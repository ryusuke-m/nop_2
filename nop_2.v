==> flow/design.v <==
module nop_2 (
    input                MCLK,     
    input                RESET,
    input       [23:0]   DATA_LEFT_IN,     
    input       [23:0]   DATA_RIGHT_IN,
    input                SAMPLING_POINT_LEFT_IN,
    input                SAMPLING_POINT_RIGHT_IN,
    input	[0:0]	BTN,
    output  reg [23:0]   DATA_LEFT_OUT,
    output  reg [23:0]   DATA_RIGHT_OUT,
    output  reg          SAMPLING_POINT_LEFT_OUT,
    output  reg          SAMPLING_POINT_RIGHT_OUT
);
wire                clk = MCLK;
reg   [7:0]         cnt256;          
reg   [23:0]        data_reg_L;      
reg   [23:0]        data_reg_R;      
always @( posedge clk ) begin
    if ( RESET )
        cnt256 <= 8'h0;
    else
        cnt256 <= cnt256 + 8'h1;
end
always @( posedge clk ) begin
    if(SAMPLING_POINT_LEFT_IN)
        data_reg_L <= DATA_LEFT_IN;
    if(SAMPLING_POINT_RIGHT_IN)
        data_reg_R <= DATA_RIGHT_IN;
end
always @( posedge clk ) begin
    if(cnt256 == 8'hff && BTN) begin
        DATA_LEFT_OUT <= data_reg_L;
        SAMPLING_POINT_LEFT_OUT <= 1'b1;
    end
    else
        SAMPLING_POINT_LEFT_OUT <= 1'b0;    
    if(cnt256 == 8'h7f) begin
        DATA_RIGHT_OUT <= data_reg_R;
        SAMPLING_POINT_RIGHT_OUT <= 1'b1;
    end
    else
        SAMPLING_POINT_RIGHT_OUT <= 1'b0; 
end
endmodule
# Tool chain data of nop_2
# What the tools print for nop_2, step after step.
# Line numbers count from 1 in the design file above.
# Library cell names are shortened.
# Not given: -
# setup
top_module	nop_2
clock	MCLK
lib	sky130hd
corner	tt_025C_1v80

# Word level
# Counts by Yosys on the flattened word-level netlist (proc, flatten, opt, wreduce; memories kept). Register bits leave out memories and registers merged into their read ports (data or address); mux counts leave out enables and synchronous resets folded into registers. Print and check cells are left out. Cells with the same type and inputs are merged into one.
# word_totals
reg_bits	106
inputBits	53
out_inout_bits	50
elab_cells	13
# op_classes
add_sub_neg	1
eq_ne	2
mux	2
reduce_and_logical	1
# op_table
cell	count
8-bit by 1-bit adder with 8-bit output (second input constant)	1
8-bit by 7-bit == test with 1-bit output (second input constant)	1
8-bit == test (second input constant)	1
1-bit 2-to-1 mux	2
1-bit logical AND	1

# Longest topological paths
# Yosys ltp: most cells in a row. Word level: on the elaborated netlist, between registers, memories and ports. Mapped: between sequential cells and ports; inverters and the memories' decode and read muxes count.
# depth
word_depth	3
ABC_AREA	1
ltp_mapped	6
ltp_nobuf	6

# Netlist
# Yosys stat after the flow's synthesis: flattened, memories mapped to cells. It holds for the ABC_AREA given above (unset counts as 0); a run with the other value may have another netlist.
# Totals and module areas in this step are rounded.
# mapped
mapped_cells	148
mapped_area_um2	3260
sequential_area_um2	3080
ffs	106
buffers	0
# types
cell	count	type_area_um2
edfxtp_1	96	2.88E+03
dfxtp_1	10	200.192
nor2_1	15	56.304
nand2_1	11	41.29
inv_1	5	18.768
a21oi_1	3	15.014
nand3_1	3	15.014
ha_1	1	12.512
o21ai_0	2	10.01
nand2_2	1	6.256
nor2_2	1	6.256

# Path before layout
# Source: OpenSTA report_checks on the synthesized netlist (no wires, ideal clock, input and output delay 20% of the period each), path of least setup slack; recovery checks are left aside. Register names are those of the netlist, which keeps one name where synthesis merged equal registers.
# synth_path
path_kind	in2reg
start	in BTN[0]
end	reg DATA_LEFT_OUT[0]
period_ns	4.95
input_delay_ns	0.990
setup_time_ns	0.406
t_first_pin_ns	0.990
arrival_ns	2.097
t_required_ns	4.544
setup_slack_ns	2.448
path_delay_ns	1.513
driving_pins	2
n_path_buf	0
period_less_setup_slack_ns	2.502
# "path_delay_ns" is the arrival time less input delay plus setup time.
# "driving_pins" counts driving pins, that of a launching flip-flop among them; a cell with two outputs on the path counts twice.
# "period_less_setup_slack_ns" = period - worst setup slack (recovery checks aside). The figure is calculated, with input and output delays left at 20% of the set period.
# The rows between start and end are the longest chain of elaborated cells between them; the timing report does not say that the signal goes this way. Where chains are equally long, one stands for them.
# A line is the first line of the expression or statement that the cell stems from. Yosys adds cells for indexed reads and writes and turns some case tables into memories.
# synth_via
cell_sequence	nand2_1 > nor2_1
elab_chain_cells	1
cone_cells	1
lines_between	1
cone_classes	1 x reduce/logical
# synth_rtl
item	line_no	source
from (decl)	8	input [0:0] BTN,
1-bit logical AND	31	if(cnt256 == 8'hff && BTN) begin
to (assign)	32	DATA_LEFT_OUT <= data_reg_L;
to (decl)	9	output  reg [23:0]   DATA_LEFT_OUT,

# Timing after layout
# From the final timing report of job 2: the path of least setup slack in the routed layout; clock arrival at registers is part of the times.
# layout_path
path_kind	reg2reg
start	reg cnt256[0]
end	reg DATA_LEFT_OUT[15]
period_ns	2.78
setup_time_ns	0.36
t_first_pin_ns	0.35
arrival_ns	1.93
t_required_ns	2.77
setup_slack_ns	0.83
driving_pins	6
n_path_buf	0
# The rows between start and end are the longest chain of elaborated cells between them; the timing report does not say that the signal goes this way. Where chains are equally long, one stands for them.
# layout_via
cell_sequence	dfxtp_1 > ha_1 > nand3_1 > nor2_2 > nand2_2 > nor2_4
elab_chain_cells	2
cone_cells	2
lines_between	1
cone_classes	1 x eq/ne; 1 x reduce/logical
# layout_rtl
item	line_no	source
from (decl)	15	reg   [7:0]         cnt256;
from (assign)	20	cnt256 <= 8'h0;
from (assign)	22	cnt256 <= cnt256 + 8'h1;
8-bit == test	31	if(cnt256 == 8'hff && BTN) begin
1-bit logical AND	31
to (assign)	32	DATA_LEFT_OUT <= data_reg_L;
to (decl)	9	output  reg [23:0]   DATA_LEFT_OUT,

# Below are 2 stored runs of the flow (Yosys, OpenROAD; platform sky130hd) on nop_2, each with its settings and what was measured, unordered. Constraints: input delay and output delay 20% of the set period each, output load 0.01 pF.
# "timing.achieved_period_ns" = clock period - worst setup slack. The figure is calculated, with input and output delays left at 20% of the set period.
# By "worstPathTime_ns" is meant the share of the clock period that the worst setup path is allowed (20% is reserved at inputs, 20% at outputs), minus its slack. Clock arrival times at its registers enter into it.
# By "total_power_w" is meant OpenSTA's value without simulated activity: inputs other than the clock are taken to toggle once in ten clock periods, and the tool carries that through the logic.
# Values from the reports are rounded here.
# Settings: . = not set for that run.
# Among the results, . means that no value is shown for the run.
run name	period_ns	CORE_UTILIZATION	PLACE_DENSITY	HOLD_SLACK_MARGIN	CORE_ASPECT_RATIO	CELL_PAD_IN_SITES_DETAIL_PLACEMENT	ABC_AREA	GPL_ROUTABILITY_DRIVEN	MIN_ROUTING_LAYER	MAX_ROUTING_LAYER	CAP_MARGIN	CORE_MARGIN	SLEW_MARGIN	SETUP_SLACK_MARGIN	PLACE_DENSITY_LB_ADDON	CELL_PAD_IN_SITES_GLOBAL_PLACEMENT	GPL_TIMING_DRIVEN	synthArea_um2	die_area_um2	finalCellArea_um2	util_frac	fin_ws_ns	final_setup_tns_ns	timing.hold.ws_ns	total_power_w	timing.achieved_period_ns	worstPathTime_ns	critical_path_type
job 1	2.04	72	0.47	0.29	0.79	1	1	0	met2	met5	20	2	20	.	.	.	.	.	.	.	.	.	.	.	.	.	.	.
job 2	2.78	34	.	.	.	.	1	.	.	.	20	2	20	0.39	0.22	3	0	3260	10400	4630	0.499	0.832	0.000	0.418	0.00276	1.948	1.95	reg2reg
# Job 1: incomplete, placement halted on DPL-0038
